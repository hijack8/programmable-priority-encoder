==> flow/design.v <==
`timescale 1ns / 1ps
module encoder #(
  parameter WIDTH = 1024,
  parameter LOG_W = 10
)(
    input              [WIDTH-1: 0]        in                         ,
    output reg         [LOG_W-1: 0]        out
);
integer i;
  always @(*) begin
    out = 0;
    for (i = 0; i < WIDTH; i = i + 1) begin : search
      if (in[i]) begin
        out = i[LOG_W-1:0];   
      end
    end 
  end
endmodule
`timescale 1ns / 1ps
module ppe #(
  parameter PPE_WIDTH = 1024,
  parameter PPE_LOG_W = 10
) (
    input              [PPE_WIDTH-1: 0]        Req                        , 
    input              [PPE_LOG_W-1: 0]        P_enc                      , 
    output reg         [PPE_WIDTH-1: 0]        Gnt,
    output                              valid                        
);
    wire               [PPE_WIDTH-1: 0]        P_thermo;
    wire               [PPE_WIDTH-1: 0]        Gnt_smpl_pe;
    wire               [PPE_WIDTH-1: 0]        Gnt_smpl_pe_thermo;
    wire               [1: 0]        anyGnt_smpl_pe_thermo;
    wire               [1: 0]        anyGnt_smpl_pe;
    thermometer
    #(
      .WIDTH(PPE_WIDTH),
      .LOG_W(PPE_LOG_W)
    ) rmo_mask (
      .enc(P_enc),
      .thermo(P_thermo)
    );
    smpl_pe 
    # (.WIDTH(PPE_WIDTH/2)) 
    u0_smpl_pe_thermo_w512 
    (
    .Req                                ((~P_thermo[PPE_WIDTH/2-1:0]) & Req[PPE_WIDTH/2-1:   0]),
    .Gnt                                (Gnt_smpl_pe_thermo[PPE_WIDTH/2-1:   0]),
    .valid                              (anyGnt_smpl_pe_thermo[0]  ) 
    );
    smpl_pe 
    # (.WIDTH(PPE_WIDTH/2))
    u0_smpl_pe_w512 
    (
    .Req                                (Req[PPE_WIDTH/2-1:0]),
    .Gnt                                (Gnt_smpl_pe[PPE_WIDTH/2-1:0]),
    .valid                              (anyGnt_smpl_pe[0]) 
    );
    smpl_pe 
    # (.WIDTH(PPE_WIDTH/2))
    u1_smpl_pe_thermo_w512
    (
    .Req                                ((~P_thermo[PPE_WIDTH-1:PPE_WIDTH/2]) & Req[PPE_WIDTH-1:PPE_WIDTH/2]),
    .Gnt                                (Gnt_smpl_pe_thermo[PPE_WIDTH-1: PPE_WIDTH/2]),
    .valid                              (anyGnt_smpl_pe_thermo[1]  ) 
    );
    smpl_pe 
    # (.WIDTH(PPE_WIDTH/2))
    u1_smpl_pe_w512
    (
    .Req                                (Req[PPE_WIDTH-1: PPE_WIDTH/2]),
    .Gnt                                (Gnt_smpl_pe[PPE_WIDTH-1: PPE_WIDTH/2]),
    .valid                              (anyGnt_smpl_pe[1]) 
    );
    assign valid = (anyGnt_smpl_pe[0] | anyGnt_smpl_pe[1]);
    always @* begin
        case(anyGnt_smpl_pe_thermo)
            2'b00: begin
                case(anyGnt_smpl_pe)
                    2'b00: begin
                        Gnt = Gnt_smpl_pe;
                    end
                    2'b01: begin
                        Gnt = Gnt_smpl_pe;
                    end
                    2'b10: begin
                        Gnt = Gnt_smpl_pe;
                    end
                    2'b11: begin
                        Gnt[PPE_WIDTH-1:PPE_WIDTH/2] = 0;
                        Gnt[PPE_WIDTH/2-1:0] = Gnt_smpl_pe[PPE_WIDTH/2-1:0];
                    end
                endcase
            end
            2'b01: begin
                Gnt = Gnt_smpl_pe_thermo;
            end
            2'b10: begin
                Gnt = Gnt_smpl_pe_thermo;
            end
            2'b11: begin
                case (P_enc[PPE_LOG_W-1])
                    1'b0: begin
                        Gnt[PPE_WIDTH-1: PPE_WIDTH/2] = 0;
                        Gnt[PPE_WIDTH/2-1:0] = Gnt_smpl_pe_thermo[PPE_WIDTH/2-1:0];
                    end
                    1'b1: begin
                        Gnt[PPE_WIDTH-1: PPE_WIDTH/2] = Gnt_smpl_pe_thermo[PPE_WIDTH-1:PPE_WIDTH/2];
                        Gnt[PPE_WIDTH/2-1:0] = 0;
                    end
                endcase
            end
        endcase
    end
endmodule
module ppe_c #(
  parameter PPE_C_WIDTH = 8,
  parameter PPE_C_LOG_W = 3 
) (
    input                               clk                        ,
    input                               rst                        ,
    input              [PPE_C_WIDTH-1:0]         Req                        ,
    output reg         [PPE_C_WIDTH-1:0]         Gnt_reg,
    output reg                          valid
);
    reg                [PPE_C_WIDTH-1:0]        Req_reg                    ;
    reg                [PPE_C_LOG_W-1:0]        P_enc_reg                  ;
    wire                               valid_wire                  ;
    wire [PPE_C_LOG_W-1:0] o_value_wire;
    wire [PPE_C_WIDTH-1:0] Gnt;
    ppe #(
      .PPE_WIDTH(PPE_C_WIDTH),
      .PPE_LOG_W(PPE_C_LOG_W)
    )u_ppe_w1024 (
        .Req                                (Req_reg                   ),
        .P_enc                              (P_enc_reg                 ),
        .Gnt(Gnt),
        .valid                              (valid_wire                )
    );
    encoder #(
      .WIDTH(PPE_C_WIDTH),
      .LOG_W(PPE_C_LOG_W)
    )u_encoder (
    .in                                 (Gnt_reg << 1 | Gnt_reg >> (PPE_C_WIDTH-1)),
    .out                                (o_value_wire) 
    );
    always @(posedge clk or posedge rst) begin
        if (rst) begin
            Req_reg     <= 0;
            P_enc_reg   <= 0;
            valid       <= 0;
        end else begin
            Req_reg     <= Req;
            Gnt_reg <= Gnt;
            P_enc_reg   <= o_value_wire;
            valid       <= valid_wire;
        end
    end
endmodule
`timescale 1ns / 1ps
module smpl_pe #(
  parameter WIDTH = 512
)(
    input              [WIDTH-1: 0]        Req                        ,
    output             [WIDTH-1: 0]        Gnt                        ,
    output                              valid                       
);
    assign Gnt = Req & (~Req + 1);
    assign valid = |Req;
endmodule
`timescale 1ns / 1ps
module thermometer #(
  parameter WIDTH = 1024,
  parameter LOG_W = 10
)(
    input              [LOG_W-1: 0]        enc                        ,
    output             [WIDTH-1: 0]        thermo                      
);
    genvar i;
    generate
        for (i = 0; i < WIDTH; i = i + 1) begin : gen_loop
            assign thermo[i] = (i < enc) ? 1'b1 : 1'b0;
        end
    endgenerate
endmodule
==> Tool chain data of ppe_c <==
Tool output for the design above, in the order of the flow.
Line numbers count from 1 in the design file above.
Operators: Yosys type, input widths -> output width; for muxes data width and select width s.
Cell names lack the library's common part.
{ "inputs": {"top_module": "ppe_c", "clk_port": "clk", "lib": "sky130hd", "lib_corner": "tt_025C_1v80"} }

==> After elaboration <==
Yosys after proc, flatten, opt, wreduce and memory -nomap, before mapping. Memory bits, and registers merged into a memory's read port (data or address), are not among the register bits. Print and check cells are not counted. Equal cells are merged and count once.
{ "bits": {"register_bits": 20, "output_inout_bits": 9, "elab_cells": 66, "in_bits": 10} }
{ "classes": {"muxes": 20, "add_sub_neg": 4, "reduce_and_logical": 9, "n_logic": 15, "eq_ne": 6, "n_cmp": 8} }
{ "op_table": {"columns": ["cell", "n"], "rows": [
  ["$and 4x4->4", 6],
  ["$not 4->4", 6],
  ["$pmux 8 s3", 1],
  ["$pmux 4 s2", 3],
  ["$reduce_or 4->1", 5],
  ["$add 4x1->4 const B", 4],
  ["$lt 3x3->1 const A", 4],
  ["$mux 3", 4],
  ["$mux 1", 9],
  ["$eq 2x2->1 const B", 4],
  ["$or 8x1->8", 1],
  ["$lt 1x3->1 const A", 2],
  ["$lt 2x3->1 const A", 2],
  ["$eq 2x1->1 const B", 2],
  ["$logic_not 2->1", 2],
  ["$mux 4", 1],
  ["$mux 2", 2],
  ["$reduce_or 3->1", 1],
  ["$reduce_or 2->1", 1],
  ["$or 1x1->1", 1],
  ["$not 1->1", 1]
]} }

==> Longest topological paths <==
Depth = most cells in a row (Yosys ltp): at word level without a register or memory, in the mapped netlist without a sequential cell, where the memories' decode and read muxes count.
{ "logic_depth": {"word_depth": 9, "abc_area": 0, "depth_mapped": 10, "depth_no_buf": 9} }

==> After synthesis <==
Yosys stat after the flow's synthesis: flattened, memories mapped to cells. It holds for the ABC_AREA given above (unset counts as 0); a run with the other value may have another netlist.
{ "synth_totals": {"area_um2": 927.1, "seq_area_um2": 540.5, "cell_count": 85, "n_buf": 2, "flip_flops": 20} }
{ "types": {"columns": ["type", "n", "type_area_um2"], "rows": [
  ["dfrtp_1", 12, 300.288],
  ["edfxtp_1", 8, 240.23],
  ["nand2_1", 13, 48.797],
  ["nor2_1", 8, 30.029],
  ["ha_1", 2, 25.024],
  ["nor4_4", 1, 21.27],
  ["a21oi_1", 4, 20.019],
  ["nor3_1", 4, 20.019],
  ["o21ai_0", 4, 20.019],
  ["inv_1", 5, 18.768],
  ["o22ai_1", 3, 18.768],
  ["o32ai_2", 1, 16.266],
  ["a21boi_0", 2, 15.014],
  ["o21bai_1", 2, 15.014],
  ["o22ai_2", 1, 12.512],
  ["o211a_1", 1, 10.01],
  ["o21ba_2", 1, 10.01],
  ["o311ai_0", 1, 8.758]
]} }
Not listed: further types 12, cells in them 12.
The figures by module come from a second, unflattened synthesis with its own total; it is not the netlist above.
{ "hier_totals": {"hier_cells": 95, "hier_area_um2": 1036.0} }
Each row is one instance without its submodules.
{ "by_module": {"columns": ["module", "seq_area_um2", "area_um2", "n_cells", "instances"], "rows": [
  ["ppe_c", 540.5, 544.3, 21, 1],
  ["ppe", 0.0, 234.0, 35, 1],
  ["smpl_pe (WIDTH=4)", 0.0, 37.5, 5, 4],
  ["thermometer", 0.0, 62.6, 9, 1],
  ["encoder", 0.0, 45.0, 10, 1]
]} }

==> Path before layout <==
Source: OpenSTA report_checks on the synthesized netlist (no wires, ideal clock, input and output delay 20% of the period each), path of least setup slack; recovery checks are left aside. Register names are those of the netlist, which keeps one name where synthesis merged equal registers.
{ "synth_timing": {"path_type": "reg-to-reg", "from": "register Req_reg[6]", "to": "register Gnt_reg[2]", "required_time_ns": 1.378, "arrival_time_ns": 1.523, "tclk_ns": 1.65, "setup_time_ns": 0.272, "driving_pins": 10, "delay_ns": 1.795, "slack_ns": -0.145, "launch_ns": 0.000, "n_path_buf": 0, "synth_period_reached_ns": 1.795} }
"delay_ns" is the arrival time less input delay plus setup time.
"driving_pins" counts driving pins, that of a launching flip-flop among them; a cell with two outputs on the path counts twice.
"synth_period_reached_ns" is the clock period less the worst setup slack; recovery checks do not enter. This is arithmetic on one report: input and output delays are still those of the set period (20% each).
The rows between start and end are the longest chain of elaborated cells between them; the timing report does not say that the signal goes this way. Where chains are equally long, one stands for them.
A line is the first line of the expression or statement that the cell stems from. Yosys adds cells for indexed reads and writes and turns some case tables into memories.
{ "synth_via": {"path_cell_list": "dfrtp_1 > nor2b_1 > o22ai_2 > nand2_1 > or2_1 > ha_1 > nor2_1 > nor3_1 > o311ai_0 > o31ai_1", "elab_chain_len": 5, "cells_between": 15, "cone_lines": 4, "classes_between": "eq/ne (6); mux (2); logic (1); reduce/logical (6)"} }
{ "synth_lines": {"columns": ["element", "line", "text"], "rows": [
  ["from (decl)", 125, "reg                [PPE_C_WIDTH-1:0]        Req_reg                    ;"],
  ["from (assign)", 148, "Req_reg     <= 0;"],
  ["from (assign)", 152, "Req_reg     <= Req;"],
  ["$reduce_or 4->1", 168, "assign valid = |Req;"],
  ["$logic_not 2->1", 78, "case(anyGnt_smpl_pe)"],
  ["$reduce_or 4->1", null, null],
  ["$mux 4", 78, null],
  ["$pmux 8 s3", 76, "case(anyGnt_smpl_pe_thermo)"],
  ["to (assign)", 153, "Gnt_reg <= Gnt;"],
  ["to (decl)", 122, "output reg         [PPE_C_WIDTH-1:0]         Gnt_reg,"]
]} }

==> Timing after layout <==
From the final timing report of flow run A: the path of least setup slack in the routed layout; clock arrival at registers is part of the times.
{ "layout_timing": {"path_type": "reg-to-reg", "from": "register P_enc_reg[1]", "to": "register Gnt_reg[2]", "n_path_buf": 0, "arrival_time_ns": 2.16, "launch_ns": 0.25, "slack_ns": 0.37, "driving_pins": 10, "required_time_ns": 2.52, "tclk_ns": 2.54, "setup_time_ns": 0.26} }
The rows between start and end are the longest chain of elaborated cells between them; the timing report does not say that the signal goes this way. Where chains are equally long, one stands for them.
{ "layout_via": {"path_cell_list": "dfrtp_1 > o21ai_0 > nand2_1 > nand2_1 > nor2_1 > ha_1 > nor2_1 > nor3_1 > o311ai_0 > o31ai_1", "elab_chain_len": 9, "cells_between": 32, "cone_lines": 7, "classes_between": "add/sub (1); compare (8); eq/ne (3); mux (10); logic (6); reduce/logical (4)"} }
{ "layout_lines": {"columns": ["element", "line", "text"], "rows": [
  ["from (decl)", 126, "reg                [PPE_C_LOG_W-1:0]        P_enc_reg                  ;"],
  ["from (assign)", 149, "P_enc_reg   <= 0;"],
  ["from (assign)", 154, "P_enc_reg   <= o_value_wire;"],
  ["$lt 1x3->1", 181, "assign thermo[i] = (i < enc) ? 1'b1 : 1'b0;"],
  ["$mux 1", 181, null],
  ["$not 4->4", 46, ".Req                                ((~P_thermo[PPE_WIDTH/2-1:0]) & Req[PPE_WIDTH/2-1:   0]),"],
  ["$and 4x4->4", 46, null],
  ["$not 4->4", 167, "assign Gnt = Req & (~Req + 1);"],
  ["$add 4x1->4", 167, null],
  ["$and 4x4->4", 167, null],
  ["$pmux 4 s2", 101, "case (P_enc[PPE_LOG_W-1])"],
  ["$pmux 8 s3", 76, "case(anyGnt_smpl_pe_thermo)"],
  ["to (assign)", 153, "Gnt_reg <= Gnt;"],
  ["to (decl)", 122, "output reg         [PPE_C_WIDTH-1:0]         Gnt_reg,"]
]} }

2 stored runs of ppe_c in the flow (synthesis by Yosys, layout by OpenROAD, sky130hd cells), in arbitrary order. Constraints: input delay and output delay 20% of the set period each, output load 0.01 pF.
"achieved clock period (ns)" means the clock period less the worst setup slack. The figure is calculated, with input and output delays left at 20% of the set period.

settings of flow run A
{
  "period_ns": 2.54,
  "CORE_UTILIZATION": 19,
  "PLACE_DENSITY": 0.53,
  "HOLD_SLACK_MARGIN": 0.16,
  "CORE_MARGIN": 4,
  "CELL_PAD_IN_SITES_DETAIL_PLACEMENT": 2,
  "TNS_END_PERCENT": 55,
  "ABC_AREA": 0,
  "GPL_TIMING_DRIVEN": 1,
  "CTS_CLUSTER_DIAMETER": 391,
  "CAP_MARGIN": 5,
  "SLEW_MARGIN": 20,
  "MIN_ROUTING_LAYER": "met2"
}
report of flow run A
yosys chip area after synthesis (um^2): 927.1
finish__design__die__area: 6061.4
finish__design__instance__area__stdcell: 1243.7
finish__design__instance__utilization: 0.2633
finish__timing__setup__ws: 0.365
finish__timing__setup__tns: 0.000
finish__timing__hold__ws: 0.501
achieved clock period (ns): 2.175

settings of flow run B
{
  "period_ns": 3.09,
  "CORE_UTILIZATION": 46,
  "PLACE_DENSITY": 0.71,
  "CORE_ASPECT_RATIO": 1.12,
  "CELL_PAD_IN_SITES_DETAIL_PLACEMENT": 0,
  "GPL_ROUTABILITY_DRIVEN": 0,
  "CTS_CLUSTER_SIZE": 44,
  "CAP_MARGIN": 15,
  "CORE_MARGIN": 2,
  "SLEW_MARGIN": 20
}
report of flow run B
yosys chip area after synthesis (um^2): 927.1
finish__design__die__area: 2391.1
finish__design__instance__area__stdcell: 1154.9
finish__design__instance__utilization: 0.5966
finish__timing__setup__ws: 1.045
finish__timing__setup__tns: 0.000
finish__timing__hold__ws: 0.491
achieved clock period (ns): 2.045
