==> flow/design.v <==
`timescale 1ns / 1ps
module encoder #(
  parameter WIDTH = 1024,
  parameter LOG_W = 10
)(
    input              [WIDTH-1: 0]        in                         ,
    output reg         [LOG_W-1: 0]        out
);
integer i;
  always @(*) begin
    out = 0;
    for (i = 0; i < WIDTH; i = i + 1) begin : search
      if (in[i]) begin
        out = i[LOG_W-1:0];   
      end
    end 
  end
endmodule
`timescale 1ns / 1ps
module ppe #(
  parameter PPE_WIDTH = 1024,
  parameter PPE_LOG_W = 10
) (
    input              [PPE_WIDTH-1: 0]        Req                        , 
    input              [PPE_LOG_W-1: 0]        P_enc                      , 
    output reg         [PPE_WIDTH-1: 0]        Gnt,
    output                              valid                        
);
    wire               [PPE_WIDTH-1: 0]        P_thermo;
    wire               [PPE_WIDTH-1: 0]        Gnt_smpl_pe;
    wire               [PPE_WIDTH-1: 0]        Gnt_smpl_pe_thermo;
    wire               [1: 0]        anyGnt_smpl_pe_thermo;
    wire               [1: 0]        anyGnt_smpl_pe;
    thermometer
    #(
      .WIDTH(PPE_WIDTH),
      .LOG_W(PPE_LOG_W)
    ) rmo_mask (
      .enc(P_enc),
      .thermo(P_thermo)
    );
    smpl_pe 
    # (.WIDTH(PPE_WIDTH/2)) 
    u0_smpl_pe_thermo_w512 
    (
    .Req                                ((~P_thermo[PPE_WIDTH/2-1:0]) & Req[PPE_WIDTH/2-1:   0]),
    .Gnt                                (Gnt_smpl_pe_thermo[PPE_WIDTH/2-1:   0]),
    .valid                              (anyGnt_smpl_pe_thermo[0]  ) 
    );
    smpl_pe 
    # (.WIDTH(PPE_WIDTH/2))
    u0_smpl_pe_w512 
    (
    .Req                                (Req[PPE_WIDTH/2-1:0]),
    .Gnt                                (Gnt_smpl_pe[PPE_WIDTH/2-1:0]),
    .valid                              (anyGnt_smpl_pe[0]) 
    );
    smpl_pe 
    # (.WIDTH(PPE_WIDTH/2))
    u1_smpl_pe_thermo_w512
    (
    .Req                                ((~P_thermo[PPE_WIDTH-1:PPE_WIDTH/2]) & Req[PPE_WIDTH-1:PPE_WIDTH/2]),
    .Gnt                                (Gnt_smpl_pe_thermo[PPE_WIDTH-1: PPE_WIDTH/2]),
    .valid                              (anyGnt_smpl_pe_thermo[1]  ) 
    );
    smpl_pe 
    # (.WIDTH(PPE_WIDTH/2))
    u1_smpl_pe_w512
    (
    .Req                                (Req[PPE_WIDTH-1: PPE_WIDTH/2]),
    .Gnt                                (Gnt_smpl_pe[PPE_WIDTH-1: PPE_WIDTH/2]),
    .valid                              (anyGnt_smpl_pe[1]) 
    );
    assign valid = (anyGnt_smpl_pe[0] | anyGnt_smpl_pe[1]);
    always @* begin
        case(anyGnt_smpl_pe_thermo)
            2'b00: begin
                case(anyGnt_smpl_pe)
                    2'b00: begin
                        Gnt = Gnt_smpl_pe;
                    end
                    2'b01: begin
                        Gnt = Gnt_smpl_pe;
                    end
                    2'b10: begin
                        Gnt = Gnt_smpl_pe;
                    end
                    2'b11: begin
                        Gnt[PPE_WIDTH-1:PPE_WIDTH/2] = 0;
                        Gnt[PPE_WIDTH/2-1:0] = Gnt_smpl_pe[PPE_WIDTH/2-1:0];
                    end
                endcase
            end
            2'b01: begin
                Gnt = Gnt_smpl_pe_thermo;
            end
            2'b10: begin
                Gnt = Gnt_smpl_pe_thermo;
            end
            2'b11: begin
                case (P_enc[PPE_LOG_W-1])
                    1'b0: begin
                        Gnt[PPE_WIDTH-1: PPE_WIDTH/2] = 0;
                        Gnt[PPE_WIDTH/2-1:0] = Gnt_smpl_pe_thermo[PPE_WIDTH/2-1:0];
                    end
                    1'b1: begin
                        Gnt[PPE_WIDTH-1: PPE_WIDTH/2] = Gnt_smpl_pe_thermo[PPE_WIDTH-1:PPE_WIDTH/2];
                        Gnt[PPE_WIDTH/2-1:0] = 0;
                    end
                endcase
            end
        endcase
    end
endmodule
`timescale 1ns / 1ps
module ppe_h_p #(
  parameter PPE_H_WIDTH_T = 8,
  parameter PPE_H_WIDTH = 8,
  parameter PPE_H_LOG_W_T = 3,
  parameter PPE_H_LOG_W = 3 
) (
    input clk,
    input rst,
    input [PPE_H_WIDTH*PPE_H_WIDTH_T-1:0] Req,
    output [PPE_H_WIDTH*PPE_H_WIDTH_T-1:0] Gnt_o,
    output [PPE_H_WIDTH_T-1:0]valid
);
    genvar i;
    wire [PPE_H_WIDTH_T-1:0] top_req;
    reg [PPE_H_LOG_W_T-1:0] top_p_enc;
    generate 
      for (i = 0; i < PPE_H_WIDTH_T; i = i + 1) begin 
        assign top_req[i] = |Req[(i+1)*PPE_H_WIDTH-1:i*PPE_H_WIDTH];
      end
    endgenerate
    wire [PPE_H_WIDTH_T-1:0] Gnt_top;
    ppe #(
      .PPE_WIDTH(PPE_H_WIDTH_T),
      .PPE_LOG_W(PPE_H_LOG_W_T)
    ) ppe_top (
        .Req(top_req),
        .P_enc(top_p_enc),
        .Gnt(Gnt_top),
        .valid(valid_top)
    );
    wire [PPE_H_LOG_W_T-1:0] o_top;
    encoder #(
      .WIDTH(PPE_H_WIDTH_T),
      .LOG_W(PPE_H_LOG_W_T)
    ) encoder_top (
      .in(Gnt_top << 1 | Gnt_top >> (PPE_H_WIDTH_T-1)),
      .out(o_top)
    );
    reg [PPE_H_WIDTH_T-1:0] Gnt_top_reg;
    reg [PPE_H_WIDTH_T*PPE_H_WIDTH-1:0] Req_reg;
    always@(posedge clk) begin 
      if (rst) begin 
        Gnt_top_reg <= 0;
        Req_reg <= 0;
      end else begin 
        Gnt_top_reg <= Gnt_top;
        Req_reg <= Req;
      end
    end
    reg [PPE_H_LOG_W-1:0] P_enc[PPE_H_WIDTH_T-1:0];  
    wire [PPE_H_WIDTH-1:0] Gnt[PPE_H_WIDTH_T-1:0];
    wire [PPE_H_LOG_W-1:0] o_value[PPE_H_WIDTH_T-1:0];
    wire [PPE_H_WIDTH-1:0] Reqi[PPE_H_WIDTH_T-1:0];
    generate 
      for (i = 0; i < PPE_H_WIDTH_T; i = i + 1) begin 
        assign Reqi[i] = Req_reg[(i+1)*PPE_H_WIDTH-1:i*PPE_H_WIDTH];
      end
    endgenerate
    integer j;
    always @(posedge clk) begin 
      if (rst) begin 
        top_p_enc <= 0;
        for (j = 0; j < PPE_H_WIDTH_T; j = j + 1) begin 
          P_enc[j] <= 0;
        end
      end else begin 
        for (j = 0; j < PPE_H_WIDTH_T; j = j + 1) begin 
          P_enc[j] <= Gnt_top_reg[j] ? o_value[j] : P_enc[j];
        end
        top_p_enc <= o_top;
      end
    end
    generate 
      for (i = 0; i < PPE_H_WIDTH_T; i = i + 1) begin 
        assign Gnt_o[(i+1)*PPE_H_WIDTH-1:i*PPE_H_WIDTH] = Gnt_top_reg[i] ? Gnt[i] : 0;
      end
    endgenerate
    generate 
      for (i = 0; i < PPE_H_WIDTH_T; i = i + 1) begin 
          ppe #(
            .PPE_WIDTH(PPE_H_WIDTH),
            .PPE_LOG_W(PPE_H_LOG_W)
          ) ppe_inst (
              .Req(Reqi[i]),
              .P_enc(P_enc[i]),
              .Gnt(Gnt[i]),
              .valid(valid[i])
          );
          encoder #(
            .WIDTH(PPE_H_WIDTH),
            .LOG_W(PPE_H_LOG_W)
          ) encoder_inst (
          .in(Gnt[i] << 1 | Gnt[i] >> (PPE_H_WIDTH-1)),
          .out(o_value[i]) 
          );
      end
    endgenerate
endmodule
`timescale 1ns / 1ps
module smpl_pe #(
  parameter WIDTH = 512
)(
    input              [WIDTH-1: 0]        Req                        ,
    output             [WIDTH-1: 0]        Gnt                        ,
    output                              valid                       
);
    assign Gnt = Req & (~Req + 1);
    assign valid = |Req;
endmodule
`timescale 1ns / 1ps
module thermometer #(
  parameter WIDTH = 1024,
  parameter LOG_W = 10
)(
    input              [LOG_W-1: 0]        enc                        ,
    output             [WIDTH-1: 0]        thermo                      
);
    genvar i;
    generate
        for (i = 0; i < WIDTH; i = i + 1) begin : gen_loop
            assign thermo[i] = (i < enc) ? 1'b1 : 1'b0;
        end
    endgenerate
endmodule
Step by step through the tools: ppe_h_p. The steps from the RTL of ppe_h_p to its reports follow in flow order. Line numbers count from 1 in the design file above. Operators: Yosys type, input widths -> output width; for muxes data width and select width s. Cell names lack the library's common part. Not given: -

Design top: ppe_h_p. Clock: clk. Library: sky130hd. Timing corner: tt_025C_1v80.

After elaboration. Source: Yosys, flattened and elaborated. Widths are those after wreduce; folded enables and synchronous resets count as part of the registers. Registers that Yosys merges into a memory's read port (data or address) are not register bits. Print and check cells do not count. Equal cells are merged and count once.

The entry for flip-flop bits (word level) reads 99. Under bits in latches stands 0. The figure for bits in writable memories is 0. The figure for bits in read-only memories is 0. Under word width x clocked read ports stands 0. The entry for memories reads 0. For bits of input ports the number is 66. For output and inout bits the number is 72. The figure for word-level cells is 584.

The entry for add/subtract/negate cells reads 36. For multipliers the number is 0. Under div/mod/pow operators stands 0. The entry for magnitude comparators reads 72. For eq/ne operators the number is 54. Shifts and indexed selects: 0. For muxes and demuxes the number is 188. For bitwise logic cells the number is 134. For reductions and logical operators the number is 89.

Operators by type and width (count): $and 4x4->4 (54); $not 4->4 (54); $pmux 4 s2 (27); $pmux 8 s3 (9); $reduce_or 4->1 (43); $add 4x1->4 const B (36); $lt 3x3->1 const A (36); $mux 3 (36); $mux 1 (81); $eq 2x2->1 const B (36); $or 8x1->8 (9); $reduce_or 32->1 (2); $reduce_or 8->1 (8); $mux 8 (8); $lt 1x3->1 const A (18); $lt 2x3->1 const A (18); $eq 2x1->1 const B (18); $logic_not 2->1 (18); $mux 2 (18); $mux 4 (9); $reduce_or 3->1 (9); $reduce_or 2->1 (9); $not 1->1 (9); $or 1x1->1 (8).

Logic depth. Longest topological path by Yosys (ltp), each cell counted once; first at word level (registers and memories cut), then after technology mapping (sequential cells cut; the memories' decode and read muxes count).

Depth in word-level cells: 17. For ABC_AREA the number is 0. The entry for depth in mapped cells reads 14. The entry for gate-level depth less buffers reads 13.

Synthesis result. Source: synth_stat.txt of the flow (Yosys; design flattened, memories mapped). It holds for the ABC_AREA given above (unset counts as 0); a run with the other value may have another netlist. The area totals of this step are shown rounded.

The entry for cell count reads 880. The figure for cell area after synthesis is 6560 um^2. Under sequential part of the area stands 1982 um^2. The figure for flip-flops is 99. Buffer cells: 48.

Cells by type: dfxtp_1 (count 99, area in all 1.98E+03 um^2); nor2b_1 (count 91, area in all 569.296 um^2); nor2_1 (count 109, area in all 409.142 um^2); o21ai_0 (count 49, area in all 245.235 um^2); ha_1 (count 18, area in all 225.216 um^2); a21oi_1 (count 40, area in all 200.192 um^2); nand2_1 (count 53, area in all 198.941 um^2); inv_1 (count 50, area in all 187.68 um^2); nor4_1 (count 30, area in all 187.68 um^2); and2_1 (count 26, area in all 162.656 um^2); nor3_1 (count 29, area in all 145.139 um^2); clkbuf_1 (count 35, area in all 131.376 um^2); o21bai_1 (count 17, area in all 127.622 um^2); nand2b_1 (count 20, area in all 125.12 um^2); a21boi_0 (count 11, area in all 82.579 um^2); a21o_1 (count 11, area in all 82.579 um^2); a22oi_1 (count 10, area in all 75.072 um^2); and3_1 (count 12, area in all 75.072 um^2).

Not listed: further types 55, cells in them 170. The figures by module come from a second, unflattened synthesis with its own total; it is not the netlist above.

Cells (unflattened synthesis): 995. The entry for area total of the unflattened synthesis reads 7845 um^2.

Rows give one instance, submodules left out.

Modules: ppe_h_p (times used 1, cells 329, area 3420 um^2, seq. area 1982 um^2); ppe (times used 9, cells 35, area 234.0 um^2, seq. area 0.0 um^2); smpl_pe (WIDTH=4) (times used 36, cells 5, area 37.5 um^2, seq. area 0.0 um^2); thermometer (times used 9, cells 9, area 62.6 um^2, seq. area 0.0 um^2); encoder (times used 9, cells 10, area 45.0 um^2, seq. area 0.0 um^2).

Timing after synthesis. Source: OpenSTA report_checks on the synthesized netlist (no wires, ideal clock, input and output delay 20% of the period each), path of least setup slack; recovery checks are left aside. Register names are those of the netlist, which keeps one name where synthesis merged equal registers.

Path type: in2reg. Start point: in Req[33]. End point: reg top_p_enc[0]. Under clock period stands 3330 ps. Input delay: 666 ps. Under library setup time stands 88 ps. Under time at the first pin stands 666 ps. The entry for arrival time reads 3108 ps. Under setup slack stands 134 ps. Under delay of the path stands 2530 ps. The figure for driving pins on the path is 12. The figure for path buffers is 0. Under synthesis period reached stands 3196 ps.

"delay of the path" is the arrival time less input delay plus setup time. "driving pins on the path": output pins that drive a net of the path, with the launching flip-flop's if there is one; two outputs of one cell count as two. "synthesis period reached" is the clock period less the worst setup slack; recovery checks do not enter. This is arithmetic on one report: input and output delays are still those of the set period (20% each). Between the ends stands the longest chain of elaborated cells between them, by number of cells; it is not shown to be the way that was timed. Of several equally long chains one is given. A line is the first line of the expression or statement that the cell stems from. Yosys adds cells for indexed reads and writes and turns some case tables into memories.

Cell sequence: nor4_1 > nand4_1 > nor2_1 > a21oi_1 > or2_2 > ha_1 > a21oi_1 > or2_2 > a2111oi_0 > o21ai_1 > and2_1 > a311oi_2. The entry for cells in the longest elaborated chain reads 14. Elaborated cells between the ends (all ways): 33. Those cells by class: add/sub: 2; eq/ne: 6; mux: 11; logic: 6; reduce/logical: 8.

RTL lines, path after synthesis: from (decl) (line 124) `input [PPE_H_WIDTH*PPE_H_WIDTH_T-1:0] Req,`; $reduce_or 8->1 (line 133) `assign top_req[i] = |Req[(i+1)*PPE_H_WIDTH-1:i*PPE_H_WIDTH];`; $and 4x4->4 (line 62) `.Req                                ((~P_thermo[PPE_WIDTH-1:PPE_WIDTH/2]) & Req[PPE_WIDTH-1:PPE_WIDTH/2]),`; $reduce_or 4->1 (line 223) `assign valid = |Req;`; $eq 2x1->1 (line 76) `case(anyGnt_smpl_pe_thermo)`; $reduce_or 2->1; $pmux 8 s3 (line 76); $or 8x1->8 (line 151) `.in(Gnt_top << 1 | Gnt_top >> (PPE_H_WIDTH_T-1)),`; $mux 1 (line 13) `if (in[i]) begin`; $mux 2 (2 in a row) (line 13); $mux 3 (4 in a row) (line 13); to (assign) (line 177) `top_p_enc <= 0;`; to (assign) (line 185) `top_p_enc <= o_top;`; to (decl) (line 130) `reg [PPE_H_LOG_W_T-1:0] top_p_enc;`.

Worst path after layout. Path of least setup slack in the final report of stored run 1 (OpenROAD, finished layout, wires in). Where an end is a register, its clock arrival counts in the times. The report prints the path's times to 10 ps; the period is as set.

Path type: reg2out. Start point: reg Req_reg[56]. End point: out Gnt_o[61]. Under clock period stands 2080 ps. For output delay the number is 420 ps. Under time at the first pin stands 370 ps. The entry for arrival time reads 2740 ps. Under setup slack stands -1080 ps. The figure for driving pins on the path is 14. The figure for path buffers is 3.

Between the ends stands the longest chain of elaborated cells between them, by number of cells; it is not shown to be the way that was timed. Of several equally long chains one is given.

Cell sequence: dfxtp_2 > nor2b_1 > o21bai_1 > a31oi_1 > buf_4 > inv_2 > ha_4 > buf_6 > or3b_4 > or3_4 > o2bb2ai_4 > nand2_2 > nor2_2 > buf_2. The entry for cells in the longest elaborated chain reads 6. Elaborated cells between the ends (all ways): 16. Those cells by class: eq/ne: 6; mux: 3; logic: 1; reduce/logical: 6.

RTL lines, path after layout: from (decl) (line 155) `reg [PPE_H_WIDTH_T*PPE_H_WIDTH-1:0] Req_reg;`; from (assign) (line 159) `Req_reg <= 0;`; from (assign) (line 162) `Req_reg <= Req;`; $reduce_or 4->1 (line 223) `assign valid = |Req;`; $logic_not 2->1 (line 78) `case(anyGnt_smpl_pe)`; $reduce_or 3->1; $pmux 4 s2 (line 78); $pmux 8 s3 (line 76) `case(anyGnt_smpl_pe_thermo)`; $mux 8 (line 190) `assign Gnt_o[(i+1)*PPE_H_WIDTH-1:i*PPE_H_WIDTH] = Gnt_top_reg[i] ? Gnt[i] : 0;`; to (decl) (line 125) `output [PPE_H_WIDTH*PPE_H_WIDTH_T-1:0] Gnt_o,`.

Appendix: measured runs

Flow measurements of ppe_h_p on sky130hd: 2 stored runs with different settings, listed in no order. Input and output delays are each 20% of the period that was set; the output load is 0.01 pF. By "clock period reached" is meant the clock period of the run minus its worst setup slack. This is arithmetic on one report: input and output delays are still those of the set period (20% each). "critical setup path time" means the part of the period allowed to the worst setup path (the constraints hold back 20% at inputs and 20% at outputs) less its slack; where the path has registers, the arrival times of their clocks count too. "critical setup path time" is known to 10 ps. Results are given in rounded form.

Files of stored run 1:
==> flow/run.sh <==
#!/bin/bash
# the make line also repeats the synthesis and layout settings of config.mk as NAME=value (left out here)
make -C /OpenROAD-flow-scripts/flow DESIGN_CONFIG=/design/flow/config.mk WORK_HOME=/design/flow/orfs CLKGATE_MAP_FILE= finish
==> flow/config.mk <==
export PLATFORM = sky130hd
export DESIGN_NAME = ppe_h_p
export DESIGN_NICKNAME = ppe_h_p
export VERILOG_FILES = /design/flow/design.v
export SDC_FILE = /design/flow/constraint.sdc
export NUM_CORES = 4
export LEC_CHECK = 0
export CAP_MARGIN = 35
export CORE_ASPECT_RATIO = 1.94
export CORE_MARGIN = 2
export CORE_UTILIZATION = 17
export MIN_ROUTING_LAYER = met1
export PLACE_DENSITY_LB_ADDON = 0.02
export SLEW_MARGIN = 25
export TNS_END_PERCENT = 50
==> flow/constraint.sdc <==
create_clock -name core_clock -period 2.08 [get_ports {clk}]
set_input_delay 0.4160 -clock core_clock [delete_from_list [all_inputs] [get_ports {clk}]]
set_output_delay 0.4160 -clock core_clock [all_outputs]
set_load 0.01 [all_outputs]

Results of stored run 1. For the synthesized cell area the run shows 6,560 um^2. The total die area comes to 40,260 um^2. The standard-cell area of the final layout is 14,500 um^2. The smallest setup slack stands at -1,081 ps. The measured clock period reached is 3,161 ps. The measured critical setup path time is 2,740 ps. Type of the worst setup path: reg2out.

Files of stored run 2:
==> flow/run.sh <==
#!/bin/bash
# the make line also repeats the synthesis and layout settings of config.mk as NAME=value (left out here)
make -C /OpenROAD-flow-scripts/flow DESIGN_CONFIG=/design/flow/config.mk WORK_HOME=/design/flow/orfs CLKGATE_MAP_FILE= finish
==> flow/config.mk <==
export PLATFORM = sky130hd
export DESIGN_NAME = ppe_h_p
export DESIGN_NICKNAME = ppe_h_p
export VERILOG_FILES = /design/flow/design.v
export SDC_FILE = /design/flow/constraint.sdc
export NUM_CORES = 4
export LEC_CHECK = 0
export CAP_MARGIN = 20
export CELL_PAD_IN_SITES_GLOBAL_PLACEMENT = 3
export CORE_ASPECT_RATIO = 0.65
export CORE_MARGIN = 3
export CORE_UTILIZATION = 66
export GPL_ROUTABILITY_DRIVEN = 0
export MAX_ROUTING_LAYER = met5
export PLACE_DENSITY_LB_ADDON = 0.02
export SETUP_SLACK_MARGIN = 0.24
export SLEW_MARGIN = 5
export TNS_END_PERCENT = 40
==> flow/constraint.sdc <==
create_clock -name core_clock -period 2.04 [get_ports {clk}]
set_input_delay 0.4080 -clock core_clock [delete_from_list [all_inputs] [get_ports {clk}]]
set_output_delay 0.4080 -clock core_clock [all_outputs]
set_load 0.01 [all_outputs]

Outcome of stored run 2: stopped before the end: placement reported FLW-0024.
